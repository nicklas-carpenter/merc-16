==> flow/design.v <==
`timescale 1ns / 1ns
module ALU(
		input [15:0] A,
		input [15:0] B,
		input [2:0] S,
		output GR,
		output EQ,
		output LT,
		output OVFL,
		output Z,
		output reg [15:0] R
    );
	 parameter Add = 3'd0, Sub = 3'd1, And = 3'd2, Or = 3'd3, Not = 3'd4, LeftShift = 3'd5, RightShift = 3'd6, Comp = 3'd7;
	 assign GR = A > B;
	 assign EQ = A == B;
	 assign LT = A < B;
	 assign Z = R == 0;
	 assign OVFL = ((S == Add) & ((A[15] & B[15] & ~R[15]) | (~A[15] & ~B[15] & R[15])))
						| ((S == Sub) & ((A[15] & ~B[15] & ~R[15]) | (~A[15] & B[15] & ~R[15])));
	 always @(S, A, B)
		case(S)
			Add: 
				R <= A + B;	
			Sub:
				R <= A - B;
			And:
				R <= A & B;
			Or:
				R <= A | B;
			Not:
				R <= ~A;
			LeftShift:
				R <= A << B;
			RightShift:
				R <= A >> B;
			Comp: begin
				if (A > B) 
					R <= 16'b1;
				else if (A < B)
					R <= 16'hFFFF;
				else
					R <= 16'b0;
			end
			default:
				R <= 16'd0;
		endcase
endmodule
`timescale 1ns / 1ps
module ALU_Subsystem(
		 input [15:0] A, B, PC_In, SE, SEL1, ZE,
		 input ALU_SrcA, ZE_SE,
		 input [1:0] ALU_SrcB,
		 input [2:0] ALU_Op,
		 input Reset, Clock,
		 output reg [15:0] ALU_Out, 
		 output [15:0] ALU_Result,
		 output EQ, GR, LT, Zero, Ovfl
    );
	 reg [15:0] SrcA, SrcB, ZE_Or_SE;
	 ALU MainALU (
		 .A(SrcA), 
		 .B(SrcB), 
		 .S(ALU_Op), 
		 .GR(GR), 
		 .EQ(EQ), 
		 .LT(LT), 
		 .OVFL(Ovfl), 
		 .Z(Zero), 
		 .R(ALU_Result)
    );
	always @(posedge Clock or posedge Reset)
		if (Reset)
			ALU_Out <= 0;
		else
			ALU_Out <= ALU_Result;
	 always @(A, PC_In, ALU_SrcA)
        if (ALU_SrcA)
            SrcA <= A;
        else
            SrcA <= PC_In;
	 always @(B, ZE_Or_SE, SEL1, ALU_SrcB) 
        case(ALU_SrcB)
            2'b00:
                SrcB <= B;
            2'b01:
                SrcB <= 16'd2;
            2'b10:
                SrcB <= SEL1;
            2'b11:
                SrcB <= ZE_Or_SE;
        endcase
	 always @(ZE, SE, ZE_SE)
        if (ZE_SE)
            ZE_Or_SE <= SE;
        else
            ZE_Or_SE <= ZE;
endmodule
* Reports on ALU_Subsystem *
The steps from the RTL of ALU_Subsystem to its reports follow in flow order.
Line numbers count from 1 in the design file above.
Library cell names are shortened.
The mark -- stands for no value.

design
  top = ALU_Subsystem
  clock port = Clock
  library = sky130hd
  timing corner = tt_025C_1v80

* Elaborated design *
Counts by Yosys on the flattened word-level netlist (proc, flatten, opt, wreduce; memories kept). Register bits leave out memories and registers merged into their read ports (data or address); mux counts leave out enables and synchronous resets folded into registers. Print and check cells are left out. Cells with the same type and inputs are merged into one.

storage and ports
  register bits after elaboration = 16
  input port bits = 105
  output and inout port bits = 37
  word-level cells = 46

operators by class
  $add $sub $neg = 2
  order comparisons = 2
  eq/ne operators = 11
  shifts and indexed selects = 2
  multiplexer cells = 6
  bitwise gates (word level) = 19
  reduce/logical cells = 3

operator list
  cell                                          count
  case mux 16 bit (select 8 bit)                1
  case mux 16 bit (select 4 bit)                1
  2-to-1 mux 16 bit                             4
  adder 16 bit                                  1
  subtractor 16 bit                             1
  greater-than comparator 16 bit                1
  less-than comparator 16 bit                   1
  equality test 16 bit                          1
  bitwise AND 16 bit                            1
  bitwise OR 16 bit                             1
  left shift 16 x 16 -> 16 bit                  1
  >> shifter 16 x 16 -> 16 bit                  1
  NOT 16 bit                                    1
  logical NOT 16 bit                            1
  equality test 3 bit with constant B           4
  bitwise AND 1 bit                             10
  equality test 3 x 2 -> 1 bit with constant B  2
  equality test 2 bit with constant B           2
  bitwise OR 1 bit                              3
  NOT 1 bit                                     3
  equality test 3 x 1 -> 1 bit with constant B  1
  logical NOT 3 bit                             1
  equality test 2 x 1 -> 1 bit with constant B  1
  logical NOT 2 bit                             1

* Longest topological paths *
Depth = most cells in a row (Yosys ltp): at word level without a register or memory, in the mapped netlist without a sequential cell, where the memories' decode and read muxes count.

logic depth
  depth in word-level cells = 11
  ABC_AREA = 0
  mapped depth = 20
  gate-level depth less buffers = 16

* Mapped cells and area *
The flow's flattened synthesis, as Yosys stat reports it; memories are mapped. The netlist is that of the ABC_AREA named above (0 if unset); the other value can give another one.

cells by type
  cell      count
  ha_1      49
  mux2i_1   55
  dfrtp_1   16
  a21oi_1   66
  o21ai_0   46
  nor2_1    52
  inv_1     50
  nand2_1   40
  xnor2_1   17
  nor3_1    27
  a221oi_1  15
  clkbuf_1  35
  o22ai_1   20
  mux2_2    11
  o221ai_1  14
  o211ai_1  15
  a211oi_1  13
  a22oi_1   12

Not listed: further types 50, cells in them 187.

synthesis totals
  standard cells after synthesis = 740
  synthesis area = 5277.6 um^2
  area of sequential cells = 400.4 um^2
  flip-flop cells = 16
  buffers = 52

By module: a second synthesis without flattening, with its own total; a netlist apart from the flattened one above.

unflattened totals
  cells (unflattened synthesis) = 690
  area (unflattened synthesis) = 5247.5 um^2

Rows give one instance, submodules left out.

by module
  module         times used  cells  area (um^2)  seq. area (um^2)
  ALU            1           599    4124.0       0.0
  ALU_Subsystem  1           91     1123.6       400.4

* Path before layout *
Source: OpenSTA report_checks on the synthesized netlist (no wires, ideal clock, input and output delay 20% of the period each), path of least setup slack; recovery checks are left aside. Register names are those of the netlist, which keeps one name where synthesis merged equal registers.

timing path post-synthesis
  kind = input to output
  start point = input port ZE_SE
  end point = output port Zero
  clock period = 12.7 ns
  input delay = 2.540 ns
  time at the first pin = 2.540 ns
  data arrival time = 6.973 ns
  data required time = 10.160 ns
  path slack = 3.187 ns
  delay of the path = 4.433 ns
  stages on the path = 18
  buffers on the path = 5
  synthesis period reached = 9.513 ns

"delay of the path" is the arrival time less input delay plus setup time.
A path that ends at an output port has no setup time.
"stages on the path": output pins that drive a net of the path, with the launching flip-flop's if there is one; two outputs of one cell count as two.
"synthesis period reached" is the clock period less the worst setup slack; recovery checks do not enter. This is arithmetic on one report: input and output delays are still those of the set period (20% each).
Between the ends stands the longest chain of elaborated cells between them, by number of cells; it is not shown to be the way that was timed. Of several equally long chains one is given.
Each line given opens the expression or statement behind the cell; cells for indexed reads and writes are added by Yosys, which also makes memories of some case tables.

between the ends, post-synthesis
  path through = buf_2 -> mux2i_1 -> o22a_1 -> clkbuf_1 -> clkbuf_1 -> clkbuf_1 -> ha_1 -> clkbuf_1 -> nor2b_1 -> o31ai_1 -> a21oi_1 -> a21oi_1 -> xnor2_1 -> o21ai_0 -> a311o_1 -> or3_1 -> or4_1 -> and4b_1
  length of the longest elaborated chain = 7
  elaborated cells between the ends (all ways) = 14

RTL lines, path post-synthesis
  item                            line  source
  from (decl)                     51    input ALU_SrcA, ZE_SE,
  2-to-1 mux 16 bit               93    if (ZE_SE)
  case mux 16 bit (select 4 bit)  82    case(ALU_SrcB)
  less-than comparator 16 bit     39    else if (A < B)
  2-to-1 mux 16 bit               39
  2-to-1 mux 16 bit               37    if (A > B)
  case mux 16 bit (select 8 bit)  21    case(S)
  logical NOT 16 bit              17    assign Z = R == 0;
  to (decl)                       57    output EQ, GR, LT, Zero, Ovfl

* Worst path after layout *
Path of least setup slack in the final report of record 1 (OpenROAD, finished layout, wires in). Where an end is a register, its clock arrival counts in the times.

timing path post-layout
  kind = input to output
  start point = input port ZE_SE
  end point = output port Zero
  clock period = 7.91 ns
  input delay = 1.58 ns
  time at the first pin = 1.58 ns
  data arrival time = 6.40 ns
  data required time = 6.33 ns
  path slack = -0.07 ns
  stages on the path = 16
  buffers on the path = 4

Between the ends stands the longest chain of elaborated cells between them, by number of cells; it is not shown to be the way that was timed. Of several equally long chains one is given.

between the ends, post-layout
  path through = clkdlybuf4s50_1 -> buf_8 -> buf_4 -> mux2i_2 -> o22ai_2 -> ha_1 -> or3_1 -> o211ai_1 -> a21oi_1 -> o31a_1 -> o31a_1 -> a311o_1 -> or3_1 -> or4_1 -> and4b_1 -> dlygate4sd2_1
  length of the longest elaborated chain = 7
  elaborated cells between the ends (all ways) = 14

RTL lines, path post-layout
  item                            line  source
  from (decl)                     51    input ALU_SrcA, ZE_SE,
  2-to-1 mux 16 bit               93    if (ZE_SE)
  case mux 16 bit (select 4 bit)  82    case(ALU_SrcB)
  less-than comparator 16 bit     39    else if (A < B)
  2-to-1 mux 16 bit               39
  2-to-1 mux 16 bit               37    if (A > B)
  case mux 16 bit (select 8 bit)  21    case(S)
  logical NOT 16 bit              17    assign Z = R == 0;
  to (decl)                       57    output EQ, GR, LT, Zero, Ovfl

Ticket comment

Design ALU_Subsystem on sky130hd. What follows are 2 stored runs of the flow, each under its own settings; their order means nothing. The constraints put input and output delay at 20% of the set period each and load the outputs with 0.01 pF.
"achieved clock period (ns)" means the clock period less the worst setup slack. The figure is calculated, with input and output delays left at 20% of the set period.
"worst setup path time (ns)" means the part of the period allowed to the worst setup path (the constraints hold back 20% at inputs and 20% at outputs) less its slack; where the path has registers, the arrival times of their clocks count too.
"finish__power__total" is the tool's figure for a default switching activity; nothing was simulated.

settings of record 1
{
  "period_ns": 7.91,
  "CORE_UTILIZATION": 54,
  "SETUP_SLACK_MARGIN": -0.02,
  "PLACE_DENSITY_LB_ADDON": 0.03,
  "CORE_ASPECT_RATIO": 0.93,
  "CORE_MARGIN": 6,
  "TNS_END_PERCENT": 75,
  "CTS_CLUSTER_SIZE": 41,
  "CAP_MARGIN": 20,
  "SLEW_MARGIN": 20
}
report of record 1
yosys chip area after synthesis (um^2): 5277.6
finish__design__die__area: 12290.9
finish__design__instance__area__stdcell: 7744.9
finish__design__instance__utilization: 0.8238
finish__timing__setup__ws: -0.073
finish__timing__setup__tns: -0.073
finish__timing__hold__ws: 1.700
finish__power__total: 9.253e-04
achieved clock period (ns): 7.983
worst setup path time (ns): 4.82
worst setup path kind: input to output

settings of record 2
{
  "period_ns": 10.8,
  "CORE_UTILIZATION": 41,
  "SETUP_SLACK_MARGIN": 2.29,
  "PLACE_DENSITY_LB_ADDON": 0.2,
  "TNS_END_PERCENT": 80,
  "CTS_CLUSTER_DIAMETER": 68,
  "CAP_MARGIN": 20,
  "CORE_MARGIN": 2,
  "SLEW_MARGIN": 20
}
report of record 2
yosys chip area after synthesis (um^2): 5277.6
finish__design__die__area: 13795.7
finish__design__instance__area__stdcell: 7538.5
finish__design__instance__utilization: 0.5998
finish__timing__setup__ws: 2.195
finish__timing__setup__tns: 0.000
finish__timing__hold__ws: 2.301
finish__power__total: 6.890e-04
achieved clock period (ns): 8.605
worst setup path time (ns): 4.28
worst setup path kind: input to output
